==> flow/design.v <==
module parallel_to_serial#(
  parameter DATA_SIZE = 8,
  parameter MSB_FIRST = 1  
)(
  input clk,
  input rst,
  input start,
  input [DATA_SIZE-1:0] paralel_i,
  output serial_o,
  output busy  
);
  localparam COUNTER_SIZE = $clog2(DATA_SIZE-1);
  reg [COUNTER_SIZE-1:0] counter;
  wire counter_done;
  reg [DATA_SIZE-1:0] data_buffer;
  reg working;
  reg start_d;
  wire start_posedge;
  assign busy = working;
  always@(posedge clk) begin
    if(rst) begin
      working <= 1'b0;
    end else begin
      case(working)
        1'b0: working <= start_posedge;
        1'b1: working <= ~counter_done;
      endcase
    end
  end
  assign serial_o = data_buffer[(DATA_SIZE-1)*MSB_FIRST];
  always@(posedge clk) begin
    if(start_posedge) begin
      data_buffer <= paralel_i;
    end else begin
      data_buffer <= (working) ? ((MSB_FIRST) ? (data_buffer << 1) : (data_buffer >> 1)) : data_buffer;
    end
  end
  assign counter_done = (counter == (DATA_SIZE-1));
  always@(posedge clk) begin
    if(~working) begin
      counter <= 0;
    end else begin
      counter <= counter + 1;
    end
  end
  assign start_posedge = ~start_d & start;
  always@(posedge clk) begin
    start_d <= start;
  end
endmodule
* Step by step through the tools: parallel_to_serial
Tool output for the design above, in the order of the flow. Line numbers count from 1 in the design file above. Not given: --
Inputs: top module parallel_to_serial, clock input clk, library sky130hd, library corner tt_025C_1v80

* After elaboration
Yosys after proc, flatten, opt, wreduce and memory -nomap, before mapping. Memory bits, and registers merged into a memory's read port (data or address), are not among the register bits. Print and check cells are not counted. Equal cells are merged and count once.
Cells by class: bitwise gates (word level) 4, add/sub/neg operators 1, divide/modulo/power cells 0, reductions and logical operators 1, shift operators 0, mux-type cells 3, $mul 0, $lt $le $gt $ge 0, eq/ne operators 1
Operators with widths (count):
- 8-bit 2-to-1 mux | 2
- 1-bit NOT | 3
- 3-bit by 1-bit adder with 3-bit output with constant B | 1
- 3-bit == test with constant B | 1
- 2-bit nonzero test | 1
- 1-bit case mux with 2-bit select | 1
- 1-bit AND | 1
Storage and ports: memory bits (read-only) 0, output and inout bits 2, memory cells 0, input bits 11, word width x clocked read ports 0, register bits after elaboration 13, latch bits 0, memory bits (writable) 0

* Depth
Depth = most cells in a row (Yosys ltp): at word level without a register or memory, in the mapped netlist without a sequential cell, where the memories' decode and read muxes count.
Logic depth: depth after elaboration 3, ABC_AREA 0, mapped depth 4

* After synthesis
The flow's flattened synthesis, as Yosys stat reports it; memories are mapped. The netlist is that of the ABC_AREA named above (0 if unset); the other value can give another one. The area totals of this step are shown rounded.
Mapped netlist: cell area after synthesis 540 um^2, standard cells after synthesis 32, sequential area 340 um^2, flip-flops 13, buffers 1
Cells by type (count):
- sky130_fd_sc_hd__edfxtp_1 | 8
- sky130_fd_sc_hd__mux2_4 | 7
- sky130_fd_sc_hd__dfxtp_1 | 5
- sky130_fd_sc_hd__ha_1 | 2
- sky130_fd_sc_hd__nand2b_4 | 1
- sky130_fd_sc_hd__and2_1 | 2
- sky130_fd_sc_hd__buf_6 | 1
- sky130_fd_sc_hd__or3b_1 | 1
- sky130_fd_sc_hd__o31ai_1 | 1
- sky130_fd_sc_hd__nand2b_1 | 1
- sky130_fd_sc_hd__nor2b_1 | 1
- sky130_fd_sc_hd__inv_1 | 1
- sky130_fd_sc_hd__nor2_1 | 1

* Timing after synthesis
Source: OpenSTA report_checks on the synthesized netlist (no wires, ideal clock, input and output delay 20% of the period each), path of least setup slack; recovery checks are left aside. Register names are those of the netlist, which keeps one name where synthesis merged equal registers.
Timing path after synthesis: path type flip-flop to flip-flop, start point reg counter[0], end point reg working, required time 1.293 ns, setup slack 0.266 ns, period 1.38 ns, arrival time 1.027 ns, stages 5, delay of the path 1.114 ns, path buffers 0, period reached after synthesis 1.114 ns
"delay of the path" is the arrival time less input delay plus setup time. "stages": output pins that drive a net of the path, with the launching flip-flop's if there is one; two outputs of one cell count as two. "period reached after synthesis" is the clock period less the worst setup slack; recovery checks do not enter. This is arithmetic on one report: input and output delays are still those of the set period (20% each). Between the ends stands the longest chain of elaborated cells between them, by number of cells; it is not shown to be the way that was timed. Of several equally long chains one is given. A line is the first line of the expression or statement that the cell stems from. Yosys adds cells for indexed reads and writes and turns some case tables into memories. At most two assigning lines are given for a register; there are more.
Between the ends, after synthesis: path through sky130_fd_sc_hd__dfxtp_1 -> sky130_fd_sc_hd__ha_1 -> sky130_fd_sc_hd__ha_1 -> sky130_fd_sc_hd__or3b_1 -> sky130_fd_sc_hd__o31ai_1, cells in the longest elaborated chain 3, elaborated cells on any way between the ends 3, those cells by class eq/ne (1); mux (1); logic (1)
RTL lines, path after synthesis:
- start: declaration | line 13 | reg [COUNTER_SIZE-1:0] counter;
- start: assignment | line 41 | counter <= 0;
- start: assignment | line 43 | counter <= counter + 1;
- 3-bit == test | line 38 | assign counter_done = (counter == (DATA_SIZE-1));
- 1-bit NOT | line 26 | 1'b1: working <= ~counter_done;
- 1-bit case mux with 2-bit select | line 24 | case(working)
- end: assignment | line 25 | 1'b0: working <= start_posedge;
- end: assignment | line 26
- end: declaration | line 16 | reg working;

* Path in the finished layout
From the final timing report of run 1: the path of least setup slack in the routed layout; clock arrival at registers is part of the times.
Timing path post-layout: path type flip-flop to flip-flop, start point reg counter[0], end point reg working, required time 1.44 ns, arrival time 1.37 ns, stages 5, period 1.25 ns, path buffers 0, setup slack 0.07 ns
Between the ends stands the longest chain of elaborated cells between them, by number of cells; it is not shown to be the way that was timed. Of several equally long chains one is given. At most two assigning lines are given for a register; there are more.
Between the ends, post-layout: path through sky130_fd_sc_hd__dfxtp_2 -> sky130_fd_sc_hd__ha_1 -> sky130_fd_sc_hd__ha_1 -> sky130_fd_sc_hd__or3b_1 -> sky130_fd_sc_hd__o31ai_1, cells in the longest elaborated chain 3, elaborated cells on any way between the ends 3, those cells by class eq/ne (1); mux (1); logic (1)
RTL lines, path post-layout:
- start: declaration | line 13 | reg [COUNTER_SIZE-1:0] counter;
- start: assignment | line 41 | counter <= 0;
- start: assignment | line 43 | counter <= counter + 1;
- 3-bit == test | line 38 | assign counter_done = (counter == (DATA_SIZE-1));
- 1-bit NOT | line 26 | 1'b1: working <= ~counter_done;
- 1-bit case mux with 2-bit select | line 24 | case(working)
- end: assignment | line 25 | 1'b0: working <= start_posedge;
- end: assignment | line 26
- end: declaration | line 16 | reg working;

Subject: parallel_to_serial on sky130hd, stored results

Hello all,

2 stored runs of parallel_to_serial in the flow (synthesis by Yosys, layout by OpenROAD, sky130hd cells), in arbitrary order. Constraints: input delay and output delay 20% of the set period each, output load 0.01 pF.
"period reached" is the run's clock period less its worst setup slack. It is reckoned from that one timing run; input and output delays stay at 20% of the period that was set.
By "worst path time" is meant the share of the clock period that the worst setup path is allowed (20% is reserved at inputs, 20% at outputs), minus its slack. Clock arrival times at its registers enter into it.
By "power consumption" is meant OpenSTA's value without simulated activity: inputs other than the clock are taken to toggle once in ten clock periods, and the tool carries that through the logic.
Measured values are rounded.

[run 1] flow files
==> flow/run.sh <==
#!/bin/bash
# the make line also repeats the synthesis and layout settings of config.mk as NAME=value (left out here)
make -C /OpenROAD-flow-scripts/flow DESIGN_CONFIG=/design/flow/config.mk WORK_HOME=/design/flow/orfs CLKGATE_MAP_FILE= finish
==> flow/config.mk <==
export PLATFORM = sky130hd
export DESIGN_NAME = parallel_to_serial
export DESIGN_NICKNAME = parallel_to_serial
export VERILOG_FILES = /design/flow/design.v
export SDC_FILE = /design/flow/constraint.sdc
export NUM_CORES = 4
export LEC_CHECK = 0
export CAP_MARGIN = 20
export CELL_PAD_IN_SITES_DETAIL_PLACEMENT = 0
export CELL_PAD_IN_SITES_GLOBAL_PLACEMENT = 2
export CORE_MARGIN = 2
export CORE_UTILIZATION = 27
export CTS_CLUSTER_SIZE = 15
export PLACE_DENSITY_LB_ADDON = 0.24
export SETUP_SLACK_MARGIN = 0.02
export SLEW_MARGIN = 20
==> flow/constraint.sdc <==
create_clock -name core_clock -period 1.25 [get_ports {clk}]
set_input_delay 0.2500 -clock core_clock [delete_from_list [all_inputs] [get_ports {clk}]]
set_output_delay 0.2500 -clock core_clock [all_outputs]
set_load 0.01 [all_outputs]

[run 1] result: full die area 2400 um^2; Yosys chip area after synthesis 540 um^2; standard-cell area of the final layout 750 um^2; worst hold slack in the final report 0.23 ns; worst setup slack after layout 0.071 ns; sum of negative setup slack 0.000 ns; utilization of the finished layout 39%; power consumption 900 µW; worst path time 1.18 ns; critical path kind flip-flop to flip-flop; period reached 1.179 ns

[run 2] flow files
==> flow/run.sh <==
#!/bin/bash
# the make line also repeats the synthesis and layout settings of config.mk as NAME=value (left out here)
make -C /OpenROAD-flow-scripts/flow DESIGN_CONFIG=/design/flow/config.mk WORK_HOME=/design/flow/orfs CLKGATE_MAP_FILE= finish
==> flow/config.mk <==
export PLATFORM = sky130hd
export DESIGN_NAME = parallel_to_serial
export DESIGN_NICKNAME = parallel_to_serial
export VERILOG_FILES = /design/flow/design.v
export SDC_FILE = /design/flow/constraint.sdc
export NUM_CORES = 4
export LEC_CHECK = 0
export CAP_MARGIN = 10
export CORE_MARGIN = 2
export CORE_UTILIZATION = 53
export CTS_CLUSTER_DIAMETER = 396
export GPL_ROUTABILITY_DRIVEN = 0
export MIN_ROUTING_LAYER = met2
export PLACE_DENSITY_LB_ADDON = 0.22
export SETUP_SLACK_MARGIN = 0.2
export SLEW_MARGIN = 20
==> flow/constraint.sdc <==
create_clock -name core_clock -period 0.955 [get_ports {clk}]
set_input_delay 0.1910 -clock core_clock [delete_from_list [all_inputs] [get_ports {clk}]]
set_output_delay 0.1910 -clock core_clock [all_outputs]
set_load 0.01 [all_outputs]

[run 2] result: worst hold slack in the final report 0.28 ns; power consumption 1100 µW; worst setup slack after layout -0.22 ns; sum of negative setup slack -1.4 ns; full die area 1300 um^2; utilization of the finished layout 80%; Yosys chip area after synthesis 540 um^2; standard-cell area of the final layout 760 um^2; period reached 1.172 ns; worst path time 1.17 ns; critical path kind flip-flop to flip-flop

Thanks
