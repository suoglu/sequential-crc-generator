==> flow/design.v <==
`timescale 1ns / 1ps
module crc_static#(
  parameter CRC_SIZE = 16,  
  parameter INITAL_VAL = 16'hFFFF,  
  parameter CRC_POLY = 16'h1021,  
  parameter FINAL_XOR = 16'h0  
)(
  input clk,
  input rst,  
  input data,  
  input valid,  
  output [CRC_SIZE-1:0] crc_out  
);
  integer i;
  reg [CRC_SIZE-1:0] crcBuffer;
  reg [CRC_SIZE-1:0] crcBuffer_next;
  wire nextBit;  
  always@(posedge clk) begin
    if(rst) begin
      crcBuffer <= INITAL_VAL;
    end else begin
      crcBuffer <= (valid) ? crcBuffer_next : crcBuffer;
    end
  end
  assign nextBit = data ^ crcBuffer[CRC_SIZE-1];
  always@* begin
    crcBuffer_next[0] = nextBit;
    for(i = 1; i < CRC_SIZE; i=i+1) begin
      crcBuffer_next[i] = crcBuffer[i-1] ^ (nextBit & CRC_POLY[i]);
    end
  end
  assign crc_out = crcBuffer ^ FINAL_XOR;
endmodule
module crc_dynamic#(
  parameter CRC_SIZE = 16  
)(
  input clk,
  input rst,  
  input data,  
  input valid,  
  output [CRC_SIZE-1:0] crc_out,  
  input [CRC_SIZE-1:0] initial_value,
  input [CRC_SIZE-1:0] crc_poly,
  input [CRC_SIZE-1:0] final_xor
);
  integer i;
  reg [CRC_SIZE-1:0] crcBuffer;
  reg [CRC_SIZE-1:0] crcBuffer_next;
  wire nextBit;  
  always@(posedge clk) begin
    if(rst) begin
      crcBuffer <= initial_value;
    end else begin
      crcBuffer <= (valid) ? crcBuffer_next : crcBuffer;
    end
  end
  assign nextBit = data ^ crcBuffer[CRC_SIZE-1];
  always@* begin
    crcBuffer_next[0] = nextBit;
    for(i = 1; i < CRC_SIZE; i=i+1) begin
      crcBuffer_next[i] = crcBuffer[i-1] ^ (nextBit & crc_poly[i]);
    end
  end
  assign crc_out = crcBuffer ^ final_xor;
endmodule
Step by step through the tools: crc_dynamic
What the tools print for crc_dynamic, step after step.
Lines are those of the file above, counted from 1.
Cell names lack the library's common part.
{"block": "inputs", "design": "crc_dynamic", "clock": "clk", "lib": "sky130hd", "corner": "tt_025C_1v80"}

Word-level counts
Source: Yosys, flattened and elaborated, memories not mapped. Widths are those after wreduce. Registers that Yosys merges into a memory's read port (data or address) are not register bits. Print and check cells do not count. Equal cells are merged and count once.
{"block": "classes", "n_logic": 32, "add_sub_neg": 0, "multipliers": 0, "shift": 0, "div": 0, "compare": 0, "n_eq": 0, "reduce_and_logical": 1, "mux": 2}
{"block": "op_table", "cell": "16-bit two-way mux", "count": 2}
{"block": "op_table", "cell": "1-bit bitwise XOR", "count": 16}
{"block": "op_table", "cell": "16-bit bitwise XOR", "count": 1}
{"block": "op_table", "cell": "1-bit AND", "count": 15}
{"block": "op_table", "cell": "2-bit nonzero test", "count": 1}
{"block": "bits", "in_bits": 52, "mem_count": 0, "clocked_rd_ports_x_width": 0, "regBits": 16, "mem_bits_rw": 0, "word_cells": 36, "latch_bits": 0, "mem_bits_ro": 0, "out_inout_bits": 16}

Logic depth
Longest topological path by Yosys (ltp), each cell counted once; first at word level (registers and memories cut), then after technology mapping (sequential cells cut; the memories' decode and read muxes count).
{"block": "logic_depth", "ltp_word": 5, "ABC_AREA": 0, "ltp_mapped": 4, "mapped_depth_nobuf": 3}

Netlist
The flow's flattened synthesis, as Yosys stat reports it; memories are mapped. The netlist is that of the ABC_AREA named above (0 if unset); the other value can give another one.
{"block": "synth_totals", "n_buf": 6, "ffs": 16, "seq_area_um2": 480.5, "cells": 118, "area_um2": 1048.5}
{"block": "by_type", "cell_type": "edfxtp_1", "count": 16, "type_area_um2": 480.461}
{"block": "by_type", "cell_type": "xor2_1", "count": 16, "type_area_um2": 140.134}
{"block": "by_type", "cell_type": "a31oi_1", "count": 15, "type_area_um2": 93.84}
{"block": "by_type", "cell_type": "or3_1", "count": 15, "type_area_um2": 93.84}
{"block": "by_type", "cell_type": "o21ai_0", "count": 15, "type_area_um2": 75.072}
{"block": "by_type", "cell_type": "inv_1", "count": 16, "type_area_um2": 60.058}
{"block": "by_type", "cell_type": "nor2_1", "count": 16, "type_area_um2": 60.058}
{"block": "by_type", "cell_type": "clkbuf_1", "count": 4, "type_area_um2": 15.014}
{"block": "by_type", "cell_type": "xnor2_1", "count": 1, "type_area_um2": 8.758}
{"block": "by_type", "cell_type": "or2_2", "count": 1, "type_area_um2": 6.256}
{"block": "by_type", "cell_type": "a21oi_1", "count": 1, "type_area_um2": 5.005}
{"block": "by_type", "cell_type": "buf_2", "count": 1, "type_area_um2": 5.005}
{"block": "by_type", "cell_type": "clkbuf_2", "count": 1, "type_area_um2": 5.005}

Worst setup path after synthesis
Path of least setup slack by OpenSTA after synthesis, without wires, with an ideal clock, recovery checks aside; 20% of the period is set as input and as output delay. Where synthesis merged equal registers, the netlist keeps one of their names.
{"block": "synth_path", "kind": "register to register", "start": "register crcBuffer[15]", "end": "register crcBuffer[10]", "setup_ns": 0.152, "path_stages": 5, "n_path_buf": 1, "arrival_ns": 1.152, "delay_ns": 1.304, "period_ns": 1.58, "t_first_pin_ns": 0.000, "setup_slack_ns": 0.276, "required_time_ns": 1.428, "synth_period_reached_ns": 1.304}
"delay_ns" is the arrival time less input delay plus setup time.
"path_stages" counts driving pins, that of a launching flip-flop among them; a cell with two outputs on the path counts twice.
"synth_period_reached_ns" is the clock period less the worst setup slack; recovery checks do not enter. This is arithmetic on one report: input and output delays are still those of the set period (20% each).
Between the ends stands the longest chain of elaborated cells between them, by number of cells; it is not shown to be the way that was timed. Of several equally long chains one is given.
Each line given opens the expression or statement behind the cell; cells for indexed reads and writes are added by Yosys, which also makes memories of some case tables.
{"block": "synth_between", "cell_sequence": "edfxtp_1 -> xnor2_1 -> buf_2 -> or3_1 -> a31oi_1", "elab_chain_len": 5, "cells_between": 5, "cone_lines": 4, "classes_between": "2 x mux; 3 x logic"}
{"block": "synth_rtl", "item": "start: declaration", "line_no": 47, "rtl": "reg [CRC_SIZE-1:0] crcBuffer;"}
{"block": "synth_rtl", "item": "start: assignment", "line_no": 52, "rtl": "crcBuffer <= initial_value;"}
{"block": "synth_rtl", "item": "start: assignment", "line_no": 54, "rtl": "crcBuffer <= (valid) ? crcBuffer_next : crcBuffer;"}
{"block": "synth_rtl", "item": "1-bit bitwise XOR", "line_no": 57, "rtl": "assign nextBit = data ^ crcBuffer[CRC_SIZE-1];"}
{"block": "synth_rtl", "item": "1-bit AND", "line_no": 61, "rtl": "crcBuffer_next[i] = crcBuffer[i-1] ^ (nextBit & crc_poly[i]);"}
{"block": "synth_rtl", "item": "1-bit bitwise XOR", "line_no": 61}
{"block": "synth_rtl", "item": "16-bit two-way mux", "line_no": 54}
{"block": "synth_rtl", "item": "16-bit two-way mux", "line_no": 51, "rtl": "if(rst) begin"}
{"block": "synth_rtl", "item": "end: assignment", "line_no": 52}
{"block": "synth_rtl", "item": "end: assignment", "line_no": 54}
{"block": "synth_rtl", "item": "end: declaration", "line_no": 47}

Path in the finished layout
Path of least setup slack in the final report of job 1 (OpenROAD, finished layout, wires in). Where an end is a register, its clock arrival counts in the times.
{"block": "layout_path", "kind": "input to output", "start": "input port final_xor[11]", "end": "output port crc_out[11]", "setup_slack_ns": 0.02, "arrival_ns": 1.16, "output_delay_ns": 0.30, "n_path_buf": 2, "path_stages": 3, "t_first_pin_ns": 0.30, "period_ns": 1.48, "input_delay_ns": 0.30, "required_time_ns": 1.18}
Between the ends stands the longest chain of elaborated cells between them, by number of cells; it is not shown to be the way that was timed. Of several equally long chains one is given.
{"block": "layout_between", "cell_sequence": "clkdlybuf4s50_1 -> xor2_1 -> clkdlybuf4s15_1", "elab_chain_len": 1, "cells_between": 1, "cone_lines": 1, "classes_between": "1 x logic"}
{"block": "layout_rtl", "item": "start: declaration", "line_no": 44, "rtl": "input [CRC_SIZE-1:0] final_xor"}
{"block": "layout_rtl", "item": "16-bit bitwise XOR", "line_no": 64, "rtl": "assign crc_out = crcBuffer ^ final_xor;"}
{"block": "layout_rtl", "item": "end: declaration", "line_no": 41, "rtl": "output [CRC_SIZE-1:0] crc_out,"}

Data sheet: physical implementation of crc_dynamic

Below are 2 stored runs of the flow (Yosys, OpenROAD; platform sky130hd) on crc_dynamic, each with its settings and what was measured, unordered. Constraints: input delay and output delay 20% of the set period each, output load 0.01 pF.
"timing.achieved_period_ns": clock period set for the run, less the worst setup slack. It is reckoned from that one timing run; input and output delays stay at 20% of the period that was set.
By "timing.worst_path_ns" is meant the share of the clock period that the worst setup path is allowed (20% is reserved at inputs, 20% at outputs), minus its slack. Clock arrival times at its registers enter into it.
"design_power_uw" rests on the timing tool's default activity at the inputs, not on a simulated workload.

Job 1
==> flow/run.sh <==
#!/bin/bash
# the make line also repeats the synthesis and layout settings of config.mk as NAME=value (left out here)
make -C /OpenROAD-flow-scripts/flow DESIGN_CONFIG=/design/flow/config.mk WORK_HOME=/design/flow/orfs CLKGATE_MAP_FILE= finish
==> flow/config.mk <==
export PLATFORM = sky130hd
export DESIGN_NAME = crc_dynamic
export DESIGN_NICKNAME = crc_dynamic
export VERILOG_FILES = /design/flow/design.v
export SDC_FILE = /design/flow/constraint.sdc
export NUM_CORES = 4
export LEC_CHECK = 0
export CAP_MARGIN = 20
export CORE_MARGIN = 2
export CORE_UTILIZATION = 46
export SLEW_MARGIN = 20
==> flow/constraint.sdc <==
create_clock -name core_clock -period 1.48 [get_ports {clk}]
set_input_delay 0.2960 -clock core_clock [delete_from_list [all_inputs] [get_ports {clk}]]
set_output_delay 0.2960 -clock core_clock [all_outputs]
set_load 0.01 [all_outputs]

==> results of job 1, as JSON <==
{
  "finish.stdcell_area_um2": 1744.2,
  "timing.achieved_period_ns": 1.457,
  "setupTns_ns": 0.000,
  "timing.setup.ws_ns": 0.023,
  "design_power_uw": 1343,
  "finalUtil_pct": 79.6,
  "timing.hold.ws_ns": 0.688,
  "ys_area_um2": 1048.5,
  "dieArea_um2": 2677.0,
  "timing.worst_path_ns": 0.86,
  "critical_path_kind": "input to output"
}

Job 2
==> flow/run.sh <==
#!/bin/bash
# the make line also repeats the synthesis and layout settings of config.mk as NAME=value (left out here)
make -C /OpenROAD-flow-scripts/flow DESIGN_CONFIG=/design/flow/config.mk WORK_HOME=/design/flow/orfs CLKGATE_MAP_FILE= finish
==> flow/config.mk <==
export PLATFORM = sky130hd
export DESIGN_NAME = crc_dynamic
export DESIGN_NICKNAME = crc_dynamic
export VERILOG_FILES = /design/flow/design.v
export SDC_FILE = /design/flow/constraint.sdc
export NUM_CORES = 4
export LEC_CHECK = 0
export CAP_MARGIN = 20
export CORE_ASPECT_RATIO = 0.79
export CORE_MARGIN = 6
export CORE_UTILIZATION = 46
export HOLD_SLACK_MARGIN = 0.26
export PLACE_DENSITY = 0.48
export SETUP_SLACK_MARGIN = 0.24
export SLEW_MARGIN = 15
==> flow/constraint.sdc <==
create_clock -name core_clock -period 0.84 [get_ports {clk}]
set_input_delay 0.1680 -clock core_clock [delete_from_list [all_inputs] [get_ports {clk}]]
set_output_delay 0.1680 -clock core_clock [all_outputs]
set_load 0.01 [all_outputs]

==> results of job 2, as JSON <==
{
  "outcome": "no results, clock tree synthesis failed with DPL-0038"
}
